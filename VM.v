==> flow/design.v <==
`timescale 1ns / 1ps
module VM(
    input clk,
    input reset,
    input cancel,
    input [1:0] sel,     
    input [1:0] coin,    
    output reg pa,
    output reg pb,
    output reg pc,
    output reg [4:0] change    
);
    parameter s0  = 3'b000,   
              s5  = 3'b001,   
              s10 = 3'b010,   
              s15 = 3'b011,   
              s20 = 3'b100;   
    reg [2:0] cs, ns;
    always @(posedge clk or posedge reset) begin 
        if (reset) 
            cs <= s0;
        else 
            cs <= ns;   
    end
    always @(*) begin 
        case(cs) 
            s0: begin
                if (coin == 2'b01)
                    ns = s5;
                else if (coin == 2'b10)
                    ns = s10;
                else
                    ns = s0;
            end
            s5: begin
                if (coin == 2'b01)
                    ns = s10;
                else if (coin == 2'b10)
                    ns = s15;
                else if (cancel) 
                    ns = s0;
                else
                    ns = s5;
            end
            s10: begin
                if (coin == 2'b01)
                    ns = s15;
                else if (coin == 2'b10)
                    ns = s20;
                else if (cancel) 
                    ns = s0;
                else
                    ns = s10;
            end
            s15: begin
                if (coin == 2'b01)
                    ns = s20;
                else if (cancel) 
                    ns = s0;
                else
                    ns = s15;
            end
            s20: begin
                if (cancel) 
                    ns = s0;
                else
                    ns = s20;
            end
            default: ns = s0;   
        endcase
    end
    always @(posedge clk or posedge reset) begin
        if (reset) begin
            pa     <= 0;
            pb     <= 0;
            pc     <= 0;
            change <= 0;
        end else begin
            pa     <= 0;
            pb     <= 0;
            pc     <= 0;
            change <= 0;
            case (cs)
                s5: begin
                    if (sel == 2'b00) begin
                        pa     <= 1;
                        change <= 0;
                    end
                    else begin
                        change <= 0;  
                    end
                end
                s10: begin
                    if (sel == 2'b00) begin
                        pa     <= 1;
                        change <= 5;
                    end
                    else if (sel == 2'b01) begin
                        pb     <= 1;
                        change <= 0;
                    end
                    else begin
                        change <= 0;  
                    end
                end 
                s15: begin
                    if (sel == 2'b00) begin
                        pa     <= 1;
                        change <= 10;
                    end
                    else if (sel == 2'b01) begin
                        pb     <= 1;
                        change <= 5;
                    end
                    else begin
                        change <= 0;  
                    end
                end
                s20: begin
                    if (sel == 2'b00) begin
                        pa     <= 1;
                        change <= 15;
                    end
                    else if (sel == 2'b01) begin
                        pb     <= 1;
                        change <= 10;
                    end
                    else if (sel == 2'b10) begin
                        pc     <= 1;
                        change <= 0;
                    end
                end     
            endcase
            if (cancel) begin
                pa <= 0;
                pb <= 0;
                pc <= 0;
                case (cs)
                    s5:  change <= 5;
                    s10: change <= 10;
                    s15: change <= 15;
                    s20: change <= 20;
                    default: change <= 0;
                endcase
            end
        end
    end
endmodule
# Reports on VM
# Tool output for the design above, in the order of the flow.
# Line numbers count from 1 in the design file above.
# Operators: Yosys type, input widths -> output width; for muxes data width and select width s.
# Library cell names are shortened.
# Not given: --
# setup
design	VM
clock	clk
lib	sky130hd
lib_corner	tt_025C_1v80

# Elaborated design
# Source: Yosys, flattened and elaborated, memories not mapped. Widths are those after wreduce; folded enables and synchronous resets count as part of the registers. Registers that Yosys merges into a memory's read port (data or address) are not register bits. Print and check cells do not count. Equal cells are merged and count once.
# bits
regBits	11
inputBits	7
out_inout_bits	8
wordCells	49
# op_classes
equal	8
mux	32
reduce_logical	4
# op_table
operator	n
$pmux 5 s4	1
$mux 3	6
$pmux 5 s3	1
$pmux 3 s5	1
$mux 1	13
$mux 4	3
$mux 2	6
$eq 3x2->1 const B	2
$mux 5	1
$eq 2x1->1 const B	2
$eq 2x2->1 const B	2
$reduce_or 4->1	1
$eq 3x1->1 const B	1
$eq 3x3->1 const B	1
$logic_not 3->1	1
$reduce_or 3->1	1
$logic_not 2->1	1

# Depth
# Longest topological path by Yosys (ltp), each cell counted once; first at word level (registers and memories cut), then after technology mapping (sequential cells cut; the memories' decode and read muxes count).
# logic_depth
ltp_word	6
ABC_AREA	0
mapped_depth	5
ltp_nobuf	5

# After synthesis
# The flow's flattened synthesis, as Yosys stat reports it; memories are mapped. The netlist is that of the ABC_AREA named above (0 if unset); the other value can give another one.
# synth_totals
mapped_cells	54
synth_area_um2	598.1
ff_cells	12
# by_type
type	n	area_total_um2
dfrtp_1	11	275.264
ha_1	3	37.536
a221o_1	3	30.029
dfstp_2	1	26.275
buf_6	2	22.522
a2111oi_2	1	15.014
inv_1	4	15.014
nand2_1	4	15.014
o21ai_0	3	15.014
o21ai_1	3	15.014
nor2_2	2	12.512
nor3b_2	1	12.512
nor3_1	2	10.01
and2_4	1	8.758
nand2b_2	1	8.758
o31a_1	1	8.758
o41ai_1	1	8.758
a22oi_1	1	7.507
# Not listed: further types 8, cells in them 9.

# Worst setup path after synthesis
# OpenSTA on the mapped netlist: ideal clock, no wires. The path of least setup slack (recovery checks aside). Input and output delay are each 20% of the period. Register names are those of the netlist, which keeps one name where synthesis merged equal registers.
# synth_path
kind	register to register
startpoint	register cs
endpoint	register cs
period_ns	1.16
setup_ns	0.126
t_arrival_ns	0.874
t_required_ns	1.034
slack_ns	0.160
path_delay_ns	1.000
stages	4
path_buffers	1
synth_period_reached_ns	1.0
# "path_delay_ns" is the arrival time less input delay plus setup time.
# "stages" counts driving pins, that of a launching flip-flop among them; a cell with two outputs on the path counts twice.
# "synth_period_reached_ns" is the clock period less the worst setup slack; recovery checks do not enter. This is arithmetic on one report: input and output delays are still those of the set period (20% each).
# Where an end lacks its bit number, it is one bit of the signal, or one of the new flip-flops if synthesis recoded a state register.
# The rows between start and end are the longest chain of elaborated cells between them; the timing report does not say that the signal goes this way. Where chains are equally long, one stands for them.
# Each line given opens the expression or statement behind the cell; cells for indexed reads and writes are added by Yosys, which also makes memories of some case tables.
# synth_between
cell_sequence	dfrtp_1 -> buf_6 -> nor3b_2 -> a221o_1
elab_chain_cells	2
cone_cells	6
cone_classes	eq/ne (4); mux (1); reduce/logical (1)
# synth_lines
element	line	source
start: declaration	18	reg [2:0] cs, ns;
start: assignment	21	cs <= s0;
start: assignment	23	cs <= ns;
$eq 3x3->1	26	case(cs)
$pmux 3 s5	26
end: assignment	21
end: assignment	23
end: declaration	18

# Worst path after layout
# Path of least setup slack in the final report of flow run B (OpenROAD, finished layout, wires in). Where an end is a register, its clock arrival counts in the times.
# layout_path
kind	register to register
startpoint	register cs
endpoint	register cs
period_ns	1.31
setup_ns	0.12
t_arrival_ns	1.12
t_required_ns	1.43
slack_ns	0.30
stages	3
path_buffers	0
# Where an end lacks its bit number, it is one bit of the signal, or one of the new flip-flops if synthesis recoded a state register.
# layout_between
cell_sequence	dfrtp_2 -> and2b_1 -> a221o_1
# layout_lines
element	line	source
start: declaration	18	reg [2:0] cs, ns;
start: assignment	21	cs <= s0;
start: assignment	23	cs <= ns;
end: assignment	21
end: assignment	23
end: declaration	18
# Chain of elaborated cells between the ends: none given.

# Below are 2 stored runs of the flow (Yosys, OpenROAD; platform sky130hd) on VM, each with its settings and what was measured, unordered. Constraints: input delay and output delay 20% of the set period each, output load 0.01 pF.
# "clock_period_reached_ns": clock period set for the run, less the worst setup slack. It is reckoned from that one timing run; input and output delays stay at 20% of the period that was set.
# "worst_path_allowed_less_slack_ns": the worst setup path's part of the clock period (all of it between registers, 20% less for each end at a port) less its slack. A launch clock that arrives late makes it longer, a capture clock that arrives late makes it shorter.
# "final_power_w" rests on the timing tool's default activity at the inputs, not on a simulated workload.
# A setting shown as - is not set for that run.
# Among the results, - means that no value is shown for the run.
setting or result,flow run A,flow run B
period_ns,0.923,1.31
CORE_UTILIZATION,60,15
SETUP_SLACK_MARGIN,-0.0,0.36
CORE_MARGIN,2,2
CELL_PAD_IN_SITES_GLOBAL_PLACEMENT,0,-
CELL_PAD_IN_SITES_DETAIL_PLACEMENT,1,-
ABC_AREA,0,-
GPL_TIMING_DRIVEN,1,-
GPL_ROUTABILITY_DRIVEN,0,1
CTS_CLUSTER_DIAMETER,31,-
CAP_MARGIN,15,15
SLEW_MARGIN,15,40
PLACE_DENSITY_LB_ADDON,-,0.12
HOLD_SLACK_MARGIN,-,-0.02
TNS_END_PERCENT,-,100
CTS_CLUSTER_SIZE,-,82
MAX_ROUTING_LAYER,-,met4
worst_path_allowed_less_slack_ns,-,1.01
path_kind,-,register to register
final_power_w,-,0.001078
layout_stdcell_area_um2,-,904.6
clock_period_reached_ns,-,1.008
util_pct,-,24.2
timing.setup.ws_ns,-,0.302
yosys_chip_area_um2,-,598.1
setupTns_ns,-,0.000
design.die.area_um2,-,4508.4
# Flow run A: not finished: placement ended with error DPL-0033
